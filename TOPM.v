==> flow/design.v <==
module Feistel(
	input[0:7] inp_block, key,
	output reg[0:7] out_block );
	reg[0:3] first_chunk, second_chunk, xor_fout, xor_f1, xor_f2, p4_in, p4_out;
	reg[0:7] EP_out, xor_out;
	wire[0:1] s0_out, s1_out;
	S0_Box U1(xor_f1, s0_out);
	S1_Box U2(xor_f2, s1_out);
	always@(*)
		begin
			first_chunk  = inp_block[0:3];
			second_chunk = inp_block[4:7];
			EP_out = {second_chunk[3], second_chunk[0], second_chunk[1], second_chunk[2], second_chunk[1], second_chunk[2], second_chunk[3], second_chunk[0]};
			xor_out = EP_out ^ key;
			xor_f1 = xor_out[0:3];
			xor_f2 = xor_out[4:7];
			p4_in = {s0_out, s1_out};
			p4_out = {p4_in[1],p4_in[3],p4_in[2],p4_in[0]};
			xor_fout = p4_out ^ first_chunk;
			out_block = {xor_fout, second_chunk};
		end
	endmodule
module GenerateKeys(
		input[0:9] Key,
		output reg [0:7] Key1, Key2
		);
		reg[0:9] p10_out, tempA, tempC;
		always@(*)
		begin
			p10_out = {Key[2], Key[4], Key[1], Key[6], Key[3], Key[9], Key[0], Key[8], Key[7], Key[5]};
			tempA = {p10_out[1:4], p10_out[0], p10_out[6:9], p10_out[5]};
			Key1  = {tempA[5], tempA[2], tempA[6], tempA[3], tempA[7], tempA[4], tempA[9], tempA[8]};
			tempC = {p10_out[3:4], p10_out[0:2], p10_out[8:9], p10_out[5:7]};
			Key2 = {tempC[5], tempC[2], tempC[6], tempC[3], tempC[7], tempC[4], tempC[9], tempC[8]};
		end
	endmodule
module IP(
	input [0:7] plaintext,
	output [0:7] IP_out);
	assign IP_out = {plaintext[1], plaintext[5], plaintext[2], plaintext[0], plaintext[3], plaintext[7], plaintext[4], plaintext[6]};
endmodule
module IP_Inv(
	input [0:7] feistel_out2,
	output [0:7] iip_out
);
	assign iip_out = {feistel_out2[3], feistel_out2[0], feistel_out2[2], feistel_out2[4], feistel_out2[6], feistel_out2[1], feistel_out2[7], feistel_out2[5]};
endmodule
module S0_Box(
	input[0:3] inp_bits,
	output reg[0:1] out_bits);
	always@(*)
		begin
			case(inp_bits)
				4'b0000: out_bits = 2'b01;
				4'b0001: out_bits = 2'b11;
				4'b0010: out_bits = 2'b00;
				4'b0011: out_bits = 2'b10;
				4'b0100: out_bits = 2'b11;
				4'b0101: out_bits = 2'b01;
				4'b0110: out_bits = 2'b10;
				4'b0111: out_bits = 2'b00;
				4'b1000: out_bits = 2'b00;
				4'b1001: out_bits = 2'b11;
				4'b1010: out_bits = 2'b10;
				4'b1011: out_bits = 2'b01;
				4'b1100: out_bits = 2'b01;
				4'b1101: out_bits = 2'b11;
				4'b1110: out_bits = 2'b11;
				4'b1111: out_bits = 2'b10;
			endcase
		end
endmodule
module S1_Box(
	input[0:3] inp_bits,
	output reg[0:1] out_bits);
	always@(*)
	begin
			case(inp_bits)
				4'b0000: out_bits = 2'b00;
				4'b0001: out_bits = 2'b10;
				4'b0010: out_bits = 2'b01;
				4'b0011: out_bits = 2'b00;
				4'b0100: out_bits = 2'b10;
				4'b0101: out_bits = 2'b01;
				4'b0110: out_bits = 2'b11;
				4'b0111: out_bits = 2'b11;
				4'b1000: out_bits = 2'b11;
				4'b1001: out_bits = 2'b10;
				4'b1010: out_bits = 2'b00;
				4'b1011: out_bits = 2'b01;
				4'b1100: out_bits = 2'b01;
				4'b1101: out_bits = 2'b00;
				4'b1110: out_bits = 2'b00;
				4'b1111: out_bits = 2'b11;
			endcase
		end
endmodule
module SDES(input[0:9] key, input[0:7] plaintext, input encrypt, output[0:7] ciphertext);
	wire[0:7] IP_out, sw_out, iip_out, temp1,temp2;
	wire[0:7] Key1, Key2 ,feistel_out1,feistel_out2;
	assign ciphertext = iip_out;
	GenerateKeys U_GenerateKeys(key, Key1, Key2);
	IP U_IP(plaintext,IP_out);
	Feistel U1_Feistel (IP_out, Key1, feistel_out1);
	swap U_Swap(feistel_out1,sw_out);
	Feistel U2_Feistel (sw_out, Key2, feistel_out2);
	IP_Inv U_IP_Inv(feistel_out2,iip_out);
endmodule
module TOPM(
		CLK,						 
		DataInBlock,			 
		SelectButton,			 
		DataOutBlock			 
		);
		input 			CLK;
		input 	[0:9] DataInBlock;
		input				SelectButton;
		output 	[0:7] DataOutBlock;
		reg 		[0:7] RegDataInBlock;
		reg		[0:9] RegKey;
		reg				Regenc;
		reg				Enable	  = 1'b0 ;
		reg		[0:2]	InputStage = 2'b00;
		always@(posedge SelectButton)
		begin
			case(InputStage)
			2'b00:
			begin
				Enable = 1'b0;
				RegDataInBlock = DataInBlock[0:7];
				InputStage = InputStage + 1;
			end
			2'b01:
			begin
				RegKey = DataInBlock[0:9];
				InputStage = InputStage + 1;
			end
			2'b10:
			begin
				Regenc = DataInBlock[0];
				InputStage = 2'b00;
				Enable = 1'b1;
			end
			endcase
		end
		SDES	inst0 (.key(RegKey), .plaintext(RegDataInBlock), .encrypt(Regenc), .ciphertext(DataOutBlock));
endmodule
module swap(
	input [0:7] in,
	output [0:7] out);
	assign out = {in[4:7], in[0:3]};
endmodule
======== Tool chain data of TOPM ========
Tool output for the design above, in the order of the flow.
Line numbers count from 1 in the design file above.
Library cell names are shortened.
A cell with -- has no value.
inputs
  top ..................................... TOPM
  clock input ............................. SelectButton
  library ................................. sky130hd
  timing corner ........................... tt_025C_1v80

======== After elaboration ========
Counts by Yosys on the flattened word-level netlist (proc, flatten, opt, wreduce; memories kept). Register bits leave out memories and registers merged into their read ports (data or address). Print and check cells are left out. Cells with the same type and inputs are merged into one.
Yosys's memory passes give these memory sizes; they may raise the number of words (mostly to a power of two), join words into wider ones and drop unused or constant bits.
bit counts
  bits in read-only memories .............. 128
  clocked read ports x word width ......... 0
  output and inout port bits .............. 8
  RAM bits ................................ 0
  memories kept ........................... 4
  bits in latches ......................... 0
  bits in registers ....................... 21
  input port bits ......................... 12
memories
  name              depth  bits a word  read ports  wr ports  line  source
  (name not given)  16     2            1           0         53    case(inp_bits)
  (name not given)  16     2            1           0         78    case(inp_bits)
  (name not given)  16     2            1           0         53
  (name not given)  16     2            1           0         78
operators by class
  multipliers ............................. 0
  add/subtract/negate cells ............... 1
  multiplexer cells ....................... 1
  shifts and indexed selects .............. 0
  divide/modulo/power cells ............... 0
  reductions and logical operators ........ 3
  equal/unequal tests ..................... 2
  magnitude comparators ................... 0
  bitwise logic cells ..................... 4
operator list
  kind                                                                    count
  8-bit bitwise XOR                                                       2
  4-bit bitwise XOR                                                       2
  3-bit case mux with 2-bit select                                        1
  3-bit by 1-bit adder with 3-bit output (second input constant)          1
  3-bit by 1-bit equality test with 1-bit output (second input constant)  1
  3-bit by 2-bit equality test with 1-bit output (second input constant)  1
  3-bit zero test                                                         1
  2-bit nonzero test                                                      1
  2-bit OR reduction                                                      1

======== Depth ========
Longest topological path by Yosys (ltp), each cell counted once; first at word level (registers and memories cut), then after technology mapping (sequential cells cut; the memories' decode and read muxes count).
depth
  depth in word-level cells ............... 3
  ABC_AREA ................................ 0
  mapped depth ............................ 14
  gate-level depth less buffers ........... 14

======== After synthesis ========
The flow's flattened synthesis, as Yosys stat reports it; memories are mapped. The netlist is that of the ABC_AREA named above (0 if unset); the other value can give another one.
mapped netlist
  cell count .............................. 123
  mapped area ............................. 1537.7 um^2
  flip-flop cells ......................... 21
cells by type
  cell type  count
  edfxtp_1   21
  ha_1       12
  mux2i_1    10
  xnor3_1    4
  xor2_1     10
  xnor2_1    8
  inv_1      13
  xor3_1     2
  xnor2_2    2
  nor3b_1    3
  nor2b_1    3
  a21oi_1    3
  nand3_1    3
  and3b_4    1
  o31ai_2    1
  or2_2      2
  a2111o_1   1
  mux2_1     1
Other cell types: 19; their cells: 23.
The figures by module come from a second, unflattened synthesis with its own total; it is not the netlist above.
unflattened totals
  cell total of the unflattened synthesis .. 149
  area total of the unflattened synthesis .. 1695.4 um^2
Each row is one instance without its submodules.
by module
  module        times used  cells  area (um^2)
  TOPM          1           37     779.5
  Feistel       2           16     135.1
  S0_Box        2           11     86.3
  S1_Box        2           9      86.3
  GenerateKeys  1           16     120.1
  IP            1           8      60.1
  IP_Inv        1           8      60.1
  swap          1           8      60.1
  SDES          1           0      0.0

======== Timing after synthesis ========
Source: OpenSTA report_checks on the synthesized netlist (no wires, ideal clock, input and output delay 20% of the period each), path of least setup slack; recovery checks are left aside. Register names are those of the netlist, which keeps one name where synthesis merged equal registers.
path after synthesis
  kind .................................... reg-to-output
  start point ............................. register RegDataInBlock[7]
  end point ............................... output DataOutBlock[2]
  external output delay ................... 0.956 ns
  stages on the path ...................... 14
  slack ................................... 0.829 ns
  time at the first pin ................... 0.000 ns
  delay of the path ....................... 2.995 ns
  period .................................. 4.78 ns
  required time ........................... 3.824 ns
  data arrival time ....................... 2.995 ns
  synthesis period reached ................ 3.951 ns
"delay of the path" = arrival - input delay + setup time.
At an output port there is no setup time.
"stages on the path": output pins that drive a net of the path, with the launching flip-flop's if there is one; two outputs of one cell count as two.
"synthesis period reached" is the clock period less the worst setup slack; recovery checks do not enter. This is arithmetic on one report: input and output delays are still those of the set period (20% each).
Between the ends stands the longest chain of elaborated cells between them, by number of cells; it is not shown to be the way that was timed. Of several equally long chains one is given.
A line is the first line of the expression or statement that the cell stems from. Yosys adds cells for indexed reads and writes and turns some case tables into memories.
The chain passes a memory read, where the word-level depth is cut; so it can be longer than that depth.
on the way, after synthesis
  path through ............................ edfxtp_1 > xor2_1 > ha_1 > mux2i_1 > and3b_1 > or4_4 > and2_2 > ha_1 > a2111oi_0 > a31oi_1 > nand4_1 > mux2i_1 > o31a_1 > xor2_1
  cells in the longest elaborated chain ... 6
  elaborated cells on any way between the ends .. 7
  source lines of those cells ............. 4
RTL lines, path after synthesis
  item                line  source
  start: declaration  119   reg [0:7] RegDataInBlock;
  start: assignment   130   RegDataInBlock = DataInBlock[0:7];
  8-bit bitwise XOR   14    xor_out = EP_out ^ key;
  memory 16 x 2 bit   53    case(inp_bits)
  4-bit bitwise XOR   19    xor_fout = p4_out ^ first_chunk;
  8-bit bitwise XOR   14
  memory 16 x 2 bit   78    case(inp_bits)
  4-bit bitwise XOR   19
  end: declaration    118   output [0:7] DataOutBlock;

======== Worst path after layout ========
Path of least setup slack in the final report of job 1 (OpenROAD, finished layout, wires in). Where an end is a register, its clock arrival counts in the times.
path post-layout
  kind .................................... reg-to-output
  start point ............................. register RegDataInBlock[4]
  end point ............................... output DataOutBlock[2]
  external output delay ................... 0.59 ns
  data arrival time ....................... 3.18 ns
  slack ................................... -0.82 ns
  time at the first pin ................... 0.26 ns
  period .................................. 2.96 ns
  stages on the path ...................... 16
  required time ........................... 2.37 ns
Between the ends stands the longest chain of elaborated cells between them, by number of cells; it is not shown to be the way that was timed. Of several equally long chains one is given.
The chain passes a memory read, where the word-level depth is cut; so it can be longer than that depth.
on the way, post-layout
  path through ............................ edfxtp_1 > xnor2_2 > inv_1 > ha_2 > mux2i_4 > and3b_1 > or4_4 > and2_4 > ha_4 > nor3b_4 > o211ai_1 > nand4_1 > mux2i_1 > o31a_1 > xor2_2 > buf_2
  cells in the longest elaborated chain ... 6
  elaborated cells on any way between the ends .. 7
  source lines of those cells ............. 4
RTL lines, path post-layout
  item                line  source
  start: declaration  119   reg [0:7] RegDataInBlock;
  start: assignment   130   RegDataInBlock = DataInBlock[0:7];
  8-bit bitwise XOR   14    xor_out = EP_out ^ key;
  memory 16 x 2 bit   53    case(inp_bits)
  4-bit bitwise XOR   19    xor_fout = p4_out ^ first_chunk;
  8-bit bitwise XOR   14
  memory 16 x 2 bit   78    case(inp_bits)
  4-bit bitwise XOR   19
  end: declaration    118   output [0:7] DataOutBlock;

==> results <==
Flow measurements of TOPM on sky130hd: 2 stored runs with different settings, listed in no order. Input and output delays are each 20% of the period that was set; the output load is 0.01 pF.
By "worst setup path time (ns)" is meant the share of the clock period that the worst setup path is allowed (20% is reserved at inputs, 20% at outputs), minus its slack. Clock arrival times at its registers enter into it.
By "finish__power__total" is meant OpenSTA's value without simulated activity: inputs other than the clock are taken to toggle once in ten clock periods, and the tool carries that through the logic.

Flow files of job 1
==> flow/run.sh <==
#!/bin/bash
# the make line also repeats the synthesis and layout settings of config.mk as NAME=value (left out here)
make -C /OpenROAD-flow-scripts/flow DESIGN_CONFIG=/design/flow/config.mk WORK_HOME=/design/flow/orfs CLKGATE_MAP_FILE= finish
==> flow/config.mk <==
export PLATFORM = sky130hd
export DESIGN_NAME = TOPM
export DESIGN_NICKNAME = TOPM
export VERILOG_FILES = /design/flow/design.v
export SDC_FILE = /design/flow/constraint.sdc
export NUM_CORES = 4
export LEC_CHECK = 0
export CAP_MARGIN = 20
export CORE_MARGIN = 2
export CORE_UTILIZATION = 40
export SLEW_MARGIN = 20
==> flow/constraint.sdc <==
create_clock -name core_clock -period 2.96 [get_ports {SelectButton}]
set_input_delay 0.5920 -clock core_clock [delete_from_list [all_inputs] [get_ports {SelectButton}]]
set_output_delay 0.5920 -clock core_clock [all_outputs]
set_load 0.01 [all_outputs]

report of job 1
yosys chip area after synthesis (um^2): 1537.7
finish__design__die__area: 4356.0
finish__design__instance__area__stdcell: 2482.4
finish__timing__setup__ws: -0.815
finish__timing__setup__tns: -2.420
finish__timing__hold__ws: 0.648
finish__power__total: 5.260e-04
worst setup path time (ns): 3.18
worst setup path kind: reg-to-output

Flow files of job 2
==> flow/run.sh <==
#!/bin/bash
# the make line also repeats the synthesis and layout settings of config.mk as NAME=value (left out here)
make -C /OpenROAD-flow-scripts/flow DESIGN_CONFIG=/design/flow/config.mk WORK_HOME=/design/flow/orfs CLKGATE_MAP_FILE= finish
==> flow/config.mk <==
export PLATFORM = sky130hd
export DESIGN_NAME = TOPM
export DESIGN_NICKNAME = TOPM
export VERILOG_FILES = /design/flow/design.v
export SDC_FILE = /design/flow/constraint.sdc
export NUM_CORES = 4
export LEC_CHECK = 0
export CAP_MARGIN = 20
export CELL_PAD_IN_SITES_DETAIL_PLACEMENT = 1
export CORE_MARGIN = 2
export CORE_UTILIZATION = 64
export CTS_CLUSTER_DIAMETER = 298
export CTS_CLUSTER_SIZE = 46
export PLACE_DENSITY = 0.74
export SETUP_SLACK_MARGIN = 0.43
export SLEW_MARGIN = 40
==> flow/constraint.sdc <==
create_clock -name core_clock -period 2.79 [get_ports {SelectButton}]
set_input_delay 0.5580 -clock core_clock [delete_from_list [all_inputs] [get_ports {SelectButton}]]
set_output_delay 0.5580 -clock core_clock [all_outputs]
set_load 0.01 [all_outputs]

report of job 2: did not finish, place, DPL-0033
